==> flow/design.v <==
module arbiter #(
    parameter NUM_NODES = 4,           
    parameter ADDR_WIDTH =8 ,          
    parameter DATA_WIDTH = 16          
)(
    input                  clk,        
    input                  rst,        
    output reg [ADDR_WIDTH-1:0] addr,  
    output reg             fetch_en,   
    output reg [NUM_NODES-1:0] wr_en,   
    output reg             all_done,   
    input                  full        
);
    reg [1:0] current_node;            
    reg [ADDR_WIDTH-1:0] addr_counter; 
    localparam TOTAL_ADDRESSES = 1 << ADDR_WIDTH;
    always @(posedge clk or posedge rst) begin
        if (rst) begin
            addr <= 0;
            fetch_en <= 0;
            wr_en <= 0;
            current_node <= 0;
            addr_counter <= 0;
            all_done <= 0; 
        end else begin
            if (addr_counter == TOTAL_ADDRESSES && !all_done) begin
                all_done <= 1; 
                fetch_en <= 0;
                wr_en <= 0;   
            end else if (!full && !all_done) begin
                fetch_en <= 1;
                wr_en <= (1 << current_node);  
                addr <= addr_counter;
                addr_counter <= addr_counter + 1;
                current_node <= current_node + 1;
                if (current_node == NUM_NODES - 1) begin
                    current_node <= 0;
                end
            end else begin
                fetch_en <= 0;
                wr_en <= 0;
            end
        end
    end
endmodule
## From RTL to reports: arbiter

Tool output for the design above, in the order of the flow.
Lines are those of the file above, counted from 1.
Operators: Yosys type, input widths -> output width; for muxes data width and select width s.
Library cell names are shortened.
The mark - stands for no value.

| inputs | value |
|---|---|
| design top | arbiter |
| clock | clk |
| cell library | sky130hd |
| library corner | tt_025C_1v80 |

## Word level

Counts by Yosys on the flattened word-level netlist (proc, flatten, opt, wreduce; memories kept). Register bits leave out memories and registers merged into their read ports (data or address); mux counts leave out enables and synchronous resets folded into registers. Print and check cells are left out. Cells with the same type and inputs are merged into one.

| word-level totals | value |
|---|---|
| bits in registers | 23 |
| bits in latches | 0 |
| memory bits (writable) | 0 |
| ROM bits | 0 |
| clocked read ports x word width | 0 |
| memory cells | 0 |
| input bits | 3 |
| output and inout bits | 14 |
| word-level cells | 12 |

| cells by class | value |
|---|---|
| add/sub/neg operators | 2 |
| multipliers | 0 |
| divide/modulo/power cells | 0 |
| $lt $le $gt $ge | 0 |
| equality and inequality tests | 1 |
| shift-type cells | 1 |
| multiplexer cells | 3 |
| bitwise logic cells | 0 |
| reduce/logical cells | 0 |

Operators with widths:

| operator | count |
|---|---|
| $add 8x1->8 const B | 1 |
| $shl 2x2->4 const A | 1 |
| $mux 4 | 1 |
| $add 2x1->2 const B | 1 |
| $eq 2x2->1 const B | 1 |
| $mux 2 | 1 |
| $mux 1 | 1 |

## Longest topological paths

Yosys ltp: most cells in a row. Word level: on the elaborated netlist, between registers, memories and ports. Mapped: between sequential cells and ports; inverters and the memories' decode and read muxes count.

| depth | value |
|---|---|
| depth after elaboration | 2 |
| ABC_AREA | 1 |
| depth in mapped cells | 6 |

## Netlist

The flow's flattened synthesis, as Yosys stat reports it; memories are mapped. The netlist is that of the ABC_AREA named above (0 if unset); the other value can give another one.

Cells by type:

| cell | count | area in all (sq um) |
|---|---|---|
| dfrtp_1 | 23 | 575.552 |
| nand2_1 | 34 | 127.622 |
| ha_1 | 5 | 62.56 |
| inv_1 | 15 | 56.304 |
| o21ai_0 | 9 | 45.043 |
| buf_6 | 2 | 22.522 |
| nand2_4 | 2 | 22.522 |
| nand3_1 | 4 | 20.019 |
| nor2_1 | 5 | 18.768 |
| nor2_4 | 1 | 11.261 |
| xnor2_1 | 1 | 8.758 |
| xor2_1 | 1 | 8.758 |
| buf_4 | 1 | 7.507 |
| inv_4 | 1 | 6.256 |
| nand2_2 | 1 | 6.256 |
| nor2_2 | 1 | 6.256 |
| conb_1 | 1 | 3.754 |

| synthesis totals | value |
|---|---|
| cells in the netlist | 107 |
| cell area after synthesis | 1009.7 sq um |
| mapped flip-flops | 23 |

## Timing after synthesis

Source: OpenSTA report_checks on the synthesized netlist (no wires, ideal clock, input and output delay 20% of the period each), path of least setup slack; recovery checks are left aside. Register names are those of the netlist, which keeps one name where synthesis merged equal registers.

| path after synthesis | value |
|---|---|
| path type | register to register |
| from | register addr_counter[0] |
| to | register addr_counter[6] |
| period | 1.47 ns |
| data arrival time | 0.892 ns |
| setup slack | 0.461 ns |
| delay of the path | 1.008 ns |
| driving pins on the path | 7 |
| period reached after synthesis | 1.009 ns |

"delay of the path" = arrival - input delay + setup time.
"driving pins on the path" counts driving pins, that of a launching flip-flop among them; a cell with two outputs on the path counts twice.
"period reached after synthesis" is the clock period less the worst setup slack; recovery checks do not enter. This is arithmetic on one report: input and output delays are still those of the set period (20% each).
The rows between start and end are the longest chain of elaborated cells between them; the timing report does not say that the signal goes this way. Where chains are equally long, one stands for them.
Each line given opens the expression or statement behind the cell; cells for indexed reads and writes are added by Yosys, which also makes memories of some case tables.

| on the way, after synthesis | value |
|---|---|
| cells stage by stage | dfrtp_1 > ha_1 > nand2_4 > nor2_2 > nand2_1 > nand2_1 > nand2_1 |
| length of the longest elaborated chain | 1 |

RTL lines, path after synthesis:

| item | RTL line | source |
|---|---|---|
| start: declaration | 15 | `reg [ADDR_WIDTH-1:0] addr_counter;` |
| start: assignment | 23 | `addr_counter <= 0;` |
| start: assignment | 34 | `addr_counter <= addr_counter + 1;` |
| $add 8x1->8 | 34 |  |
| end: assignment | 23 |  |
| end: assignment | 34 |  |
| end: declaration | 15 |  |

## Path in the finished layout

From the final timing report of flow run A: the path of least setup slack in the routed layout; clock arrival at registers is part of the times.

| path post-layout | value |
|---|---|
| path type | register to register |
| from | register addr_counter[1] |
| to | register addr_counter[6] |
| period | 0.642 ns |
| data arrival time | 1.19 ns |
| setup slack | -0.39 ns |
| driving pins on the path | 7 |

The rows between start and end are the longest chain of elaborated cells between them; the timing report does not say that the signal goes this way. Where chains are equally long, one stands for them.

| on the way, post-layout | value |
|---|---|
| cells stage by stage | dfrtp_2 > ha_4 > nand2_4 > nor2_4 > nand2_1 > nand2_1 > nand2_1 |
| length of the longest elaborated chain | 1 |

RTL lines, path post-layout:

| item | RTL line | source |
|---|---|---|
| start: declaration | 15 | `reg [ADDR_WIDTH-1:0] addr_counter;` |
| start: assignment | 23 | `addr_counter <= 0;` |
| start: assignment | 34 | `addr_counter <= addr_counter + 1;` |
| $add 8x1->8 | 34 |  |
| end: assignment | 23 |  |
| end: assignment | 34 |  |
| end: declaration | 15 |  |

Lab notebook: arbiter

2 stored runs of arbiter in the flow (synthesis by Yosys, layout by OpenROAD, sky130hd cells), in arbitrary order. Constraints: input delay and output delay 20% of the set period each, output load 0.01 pF.
"clock period achieved" means the clock period less the worst setup slack. The figure is calculated, with input and output delays left at 20% of the set period.
"time on the worst setup path": the worst setup path's part of the clock period (all of it between registers, 20% less for each end at a port) less its slack. A launch clock that arrives late makes it longer, a capture clock that arrives late makes it shorter.
"total power of the final layout": no workload was simulated; the value follows from the tool's default switching activity.

#### Flow run A

| setting | value |
|---|---|
| period_ns | `0.642` |
| CORE_UTILIZATION | `34` |
| SETUP_SLACK_MARGIN | `0.04` |
| PLACE_DENSITY_LB_ADDON | `0.17` |
| CORE_ASPECT_RATIO | `0.77` |
| TNS_END_PERCENT | `90` |
| ABC_AREA | `1` |
| GPL_ROUTABILITY_DRIVEN | `1` |
| CTS_CLUSTER_SIZE | `99` |
| CTS_CLUSTER_DIAMETER | `49` |
| MIN_ROUTING_LAYER | `met2` |
| MAX_ROUTING_LAYER | `met5` |
| CAP_MARGIN | `20` |
| CORE_MARGIN | `2` |
| SLEW_MARGIN | `20` |

| result | value |
|---|---|
| area of the standard cells in the finished layout | 1492.7 sq um |
| time on the worst setup path | 1.03 ns |
| kind of the worst setup path | register to register |
| total power of the final layout | 0.00578 W |
| clock period achieved | 1.029 ns |
| utilization in the final report | 52.4 % |
| setup slack of the worst path | -0.387 ns |
| setup TNS | -8.194 ns |
| cell area after synthesis | 1009.7 sq um |
| die size | 3425.6 sq um |

#### Flow run B

| setting | value |
|---|---|
| period_ns | `0.917` |
| CORE_UTILIZATION | `58` |
| SETUP_SLACK_MARGIN | `-0.09` |
| PLACE_DENSITY_LB_ADDON | `0.17` |
| GPL_TIMING_DRIVEN | `1` |
| GPL_ROUTABILITY_DRIVEN | `0` |
| CAP_MARGIN | `5` |
| SLEW_MARGIN | `0` |
| MAX_ROUTING_LAYER | `met5` |
| CORE_MARGIN | `2` |

| result | value |
|---|---|
| area of the standard cells in the finished layout | 1283.7 sq um |
| time on the worst setup path | 1.12 ns |
| kind of the worst setup path | register to register |
| total power of the final layout | 0.003744 W |
| clock period achieved | 1.122 ns |
| utilization in the final report | 84.2 % |
| setup slack of the worst path | -0.205 ns |
| setup TNS | -2.923 ns |
| cell area after synthesis | 955.9 sq um |
| die size | 1988.7 sq um |
