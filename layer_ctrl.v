==> flow/design.v <==
module layer_ctrl #(NO_NPL = 4, NO_IPN =4 )(
    input clk,
    input rst,
    input start,
    output reg arb_en,
    output mac_en,
    output act_fn_en,
    output bias_add_en,
    output feed_through
);
    localparam  IDLE  = 4'b0000 ;
    localparam  MEM   = 4'b0001 ;
    localparam  MAC   = 4'b0010 ;
    localparam  BIAS  = 4'b0100 ;
    localparam  ACT   = 4'b1000 ;
    reg [3:0] ps, ns;
    reg [$clog2(NO_IPN):0] fetch_mem_cyc_counter,mac_cyc_counter;
    reg [$clog2(NO_NPL):0] bias_cyc_counter,act_cyc_counter;
    always@(posedge clk) begin
        if(rst) begin
            ps <= IDLE;
            arb_en <=0;
        end
        else if(start && !rst) begin 
            ps <= ns;           
        end
    end
    always @(*) begin
        case (ps)
            IDLE: begin if (!feed_through)
                        begin ns = MEM; arb_en =1 ;end
                    else
                        begin ns = IDLE;arb_en = 0 ; end
                  end
            MEM:  ns = (fetch_mem_cyc_counter == NO_IPN-1) ? MAC : MEM;
            MAC:  ns = (mac_cyc_counter == NO_IPN-1) ? BIAS : MAC;   
            BIAS: ns = (bias_cyc_counter == NO_NPL-1) ? ACT : BIAS;
            ACT:  ns = (act_cyc_counter == NO_NPL-1) ? IDLE : ACT;
            default: ns = IDLE;
        endcase
    end
    always @(posedge clk) begin
        if (rst) begin
            mac_cyc_counter <= 0;
            fetch_mem_cyc_counter <= 0;
            bias_cyc_counter <= 0;
            act_cyc_counter <= 0;
        end
        else if (start) begin
            case (ps)
                MEM: begin
                    bias_cyc_counter <= 0;
                    if (fetch_mem_cyc_counter == NO_IPN-1) begin
                        fetch_mem_cyc_counter <= NO_IPN;
                    end
                    else begin
                        fetch_mem_cyc_counter <= fetch_mem_cyc_counter + 1;
                    end
                end
                MAC: begin
                    act_cyc_counter <=0;
                    if (mac_cyc_counter == NO_IPN-1) begin
                        mac_cyc_counter <= NO_IPN;
                    end
                    else begin
                        mac_cyc_counter <= mac_cyc_counter + 1;
                    end
                end
                BIAS: begin
                    fetch_mem_cyc_counter <= 0;
                    if (bias_cyc_counter == NO_NPL) begin
                        bias_cyc_counter <= NO_NPL;
                    end
                    else begin
                        bias_cyc_counter <= bias_cyc_counter + 1;
                    end
                end
                ACT: begin
                    mac_cyc_counter <= 0;
                    if (act_cyc_counter == NO_NPL) begin
                        act_cyc_counter <= NO_NPL;
                    end
                    else begin
                        act_cyc_counter <= act_cyc_counter + 1;
                    end
                end
            endcase
        end 
    end
assign  mac_en = ( ps ==MAC && fetch_mem_cyc_counter  == NO_IPN ) ? 1 : 0;
assign  bias_add_en = (ps == BIAS && mac_cyc_counter  == NO_IPN ) ? 1 : 0;   
assign  act_fn_en = ( ps == ACT && bias_cyc_counter  == NO_NPL ) ? 1 : 0;
assign  feed_through = (ps == IDLE && act_cyc_counter == NO_NPL ) ? 1 : 0;  
endmodule
# --- Reports on layer_ctrl ---
# What the tools print for layer_ctrl, step after step.
# Lines are those of the file above, counted from 1.
# Operators: Yosys type, input widths -> output width; for muxes data width and select width s.
# Library cell names are shortened.
inputs:
  top_module: "layer_ctrl"
  clock: "clk"
  lib: "sky130hd"
  corner: "tt_025C_1v80"

# --- After elaboration ---
# Source: Yosys, flattened and elaborated, memories not mapped. Widths are those after wreduce. Registers that Yosys merges into a memory's read port (data or address) are not register bits. Print and check cells do not count. Equal cells are merged and count once.
op_classes:
  n_addsub: 4
  multipliers: 0
  div_mod_pow: 0
  cmp: 0
  equal: 12
  shifts: 0
  mux: 18
  logic: 0
  reduce_logical: 11
op_table:
  columns: ["op", "count"]
  rows:
  - ["$pmux 3 s2", 4]
  - ["$pmux 4 s5", 1]
  - ["$mux 3", 5]
  - ["$add 3x1->3 const B", 4]
  - ["$eq 3x2->1 const B", 4]
  - ["$eq 3x3->1 const B", 4]
  - ["$mux 4", 2]
  - ["$logic_and 1x1->1", 5]
  - ["$mux 1", 5]
  - ["$reduce_and 2->1", 2]
  - ["$reduce_bool 2->1", 2]
  - ["$eq 4x1->1 const B", 1]
  - ["$eq 4x2->1 const B", 1]
  - ["$eq 4x3->1 const B", 1]
  - ["$eq 4x4->1 const B", 1]
  - ["$logic_not 4->1", 1]
  - ["$mux 2", 1]
  - ["$logic_not 1->1", 1]
word_totals:
  register_bits: 16
  latch_bits: 0
  ramBits: 0
  rom_bits: 0
  clocked_rd_ports_x_width: 0
  mem_count: 0
  in_bits: 3
  wordCells: 50

# --- Longest topological paths ---
# Longest topological path by Yosys (ltp), each cell counted once; first at word level (registers and memories cut), then after technology mapping (sequential cells cut; the memories' decode and read muxes count).
logic_depth:
  ltp_word: 5
  abc_area: 0
  mapped_depth: 5

# --- Netlist ---
# Source: synth_stat.txt of the flow (Yosys; design flattened, memories mapped). It holds for the ABC_AREA given above (unset counts as 0); a run with the other value may have another netlist.
mapped:
  stdcells: 103
  yosys_area_um2: 947.2
  sequential_area_um2: 340.3
  ffs: 17
by_type:
  columns: ["type", "count"]
  rows:
  - ["dfxtp_1", 17]
  - ["ha_1", 12]
  - ["inv_1", 13]
  - ["a32oi_1", 5]
  - ["nand2_1", 11]
  - ["nor2_1", 8]
  - ["a32o_2", 2]
  - ["buf_6", 2]
  - ["a21oi_1", 4]
  - ["nand3b_4", 1]
  - ["and3_1", 3]
  - ["nand4_1", 3]
  - ["a31o_1", 2]
  - ["o21ai_2", 2]
  - ["nand2b_1", 2]
  - ["nor3b_2", 1]
  - ["a21bo_1", 1]
  - ["a21bo_2", 1]
# Not listed: further types 11, cells in them 13.

# --- Timing after synthesis ---
# Path of least setup slack by OpenSTA after synthesis, without wires, with an ideal clock, recovery checks aside; 20% of the period is set as input and as output delay. Where synthesis merged equal registers, the netlist keeps one of their names.
synth_path:
  path_kind: "register to register"
  startpoint: "register act_cyc_counter[0]"
  endpoint: "register act_cyc_counter[2]"
  clock_period_ns: 1.28
  setup_ns: 0.070
  t_first_pin_ns: 0.000
  t_arrival_ns: 1.180
  path_slack_ns: 0.030
  path_delay_ns: 1.250
  driving_pins: 6
  n_path_buf: 0
  period_less_setup_slack_ns: 1.25
# "path_delay_ns" is the arrival time less input delay plus setup time.
# "driving_pins" counts driving pins, that of a launching flip-flop among them; a cell with two outputs on the path counts twice.
# "period_less_setup_slack_ns" = period - worst setup slack (recovery checks aside). The figure is calculated, with input and output delays left at 20% of the set period.
# Between the ends stands the longest chain of elaborated cells between them, by number of cells; it is not shown to be the way that was timed. Of several equally long chains one is given.
# A line is the first line of the expression or statement that the cell stems from. Yosys adds cells for indexed reads and writes and turns some case tables into memories.
# A register here has more assigning lines than the two given.
synth_between:
  path_cell_list: "dfxtp_1 ha_1 ha_1 nand2b_1 a21bo_2 a21oi_1"
  elab_chain_len: 3
  cells_between: 4
  cone_classes: "add/sub (1); eq/ne (1); mux (2)"
synth_lines:
  columns: ["item", "line_no", "text"]
  rows:
  - ["from (decl)", 18, "reg [$clog2(NO_NPL):0] bias_cyc_counter,act_cyc_counter;"]
  - ["from (assign)", 47, "act_cyc_counter <= 0;"]
  - ["from (assign)", 84, "act_cyc_counter <= act_cyc_counter + 1;"]
  - ["$add 3x1->3", 84, null]
  - ["$mux 3", 80, "if (act_cyc_counter == NO_NPL) begin"]
  - ["$pmux 3 s2", 50, "case (ps)"]
  - ["to (assign)", 47, null]
  - ["to (assign)", 84, null]
  - ["to (decl)", 18, null]

# --- Path in the finished layout ---
# From the final timing report of run A: the path of least setup slack in the routed layout; clock arrival at registers is part of the times.
layout_path:
  path_kind: "register to output"
  startpoint: "register mac_cyc_counter[0]"
  endpoint: "output bias_add_en"
  clock_period_ns: 2.36
  out_delay_ns: 0.47
  t_first_pin_ns: 0.30
  t_arrival_ns: 1.59
  path_slack_ns: 0.29
  driving_pins: 5
  n_path_buf: 1
# Between the ends stands the longest chain of elaborated cells between them, by number of cells; it is not shown to be the way that was timed. Of several equally long chains one is given.
# A register here has more assigning lines than the two given.
layout_between:
  path_cell_list: "dfxtp_1 inv_1 ha_1 and3_2 clkdlybuf4s50_1"
  elab_chain_len: 3
  cells_between: 3
  lines_between: 1
  cone_classes: "eq/ne (1); mux (1); reduce/logical (1)"
layout_lines:
  columns: ["item", "line_no", "text"]
  rows:
  - ["from (decl)", 17, "reg [$clog2(NO_IPN):0] fetch_mem_cyc_counter,mac_cyc_counter;"]
  - ["from (assign)", 44, "mac_cyc_counter <= 0;"]
  - ["from (assign)", 66, "mac_cyc_counter <= mac_cyc_counter + 1;"]
  - ["$eq 3x3->1", 91, "assign  bias_add_en = (ps == BIAS && mac_cyc_counter  == NO_IPN ) ? 1 : 0;"]
  - ["$logic_and 1x1->1", 91, null]
  - ["$mux 1", 91, null]
  - ["to (decl)", 8, "output bias_add_en,"]

# Measured results for layer_ctrl: 2 stored runs of the Yosys and OpenROAD flow on sky130hd. The settings differ; the order carries no meaning. The constraints put input and output delay at 20% of the set period each and load the outputs with 0.01 pF.
# By "achievedPeriod_ns" is meant the clock period of the run minus its worst setup slack. This is arithmetic on one report: input and output delays are still those of the set period (20% each).
# "worst_setup_path_time_ns" = time allowed to the worst setup path (clock period - input delay - output delay, where it has them) - its slack; a late launch clock adds to it, a late capture clock takes from it.
runs:
  - name: "run A"
    settings:
      period_ns: 2.36
      CORE_UTILIZATION: 42
      PLACE_DENSITY_LB_ADDON: 0.13
      CORE_ASPECT_RATIO: 1.23
      CORE_MARGIN: 4
      GPL_TIMING_DRIVEN: 1
      GPL_ROUTABILITY_DRIVEN: 0
      CTS_CLUSTER_SIZE: 34
      MAX_ROUTING_LAYER: "met4"
      CAP_MARGIN: 20
      SLEW_MARGIN: 20
    results:
      achievedPeriod_ns: 2.067
      worst_setup_path_time_ns: 1.59
      worst_path_kind: "register to output"
      finalUtil_frac: 0.505
      synthesis_area_um2: 947.2
      die_area_um2: 3083.0
      fin_ws_ns: 0.293
  - name: "run B"
    settings:
      period_ns: 1.46
      CORE_UTILIZATION: 68
      CAP_MARGIN: 20
      CORE_MARGIN: 2
      SLEW_MARGIN: 20
    results:
      finalUtil_frac: 0.914
      worst_setup_path_time_ns: 1.14
      worst_path_kind: "register to output"
      die_area_um2: 1707.3
      synthesis_area_um2: 947.2
      fin_ws_ns: 0.023
      achievedPeriod_ns: 1.437
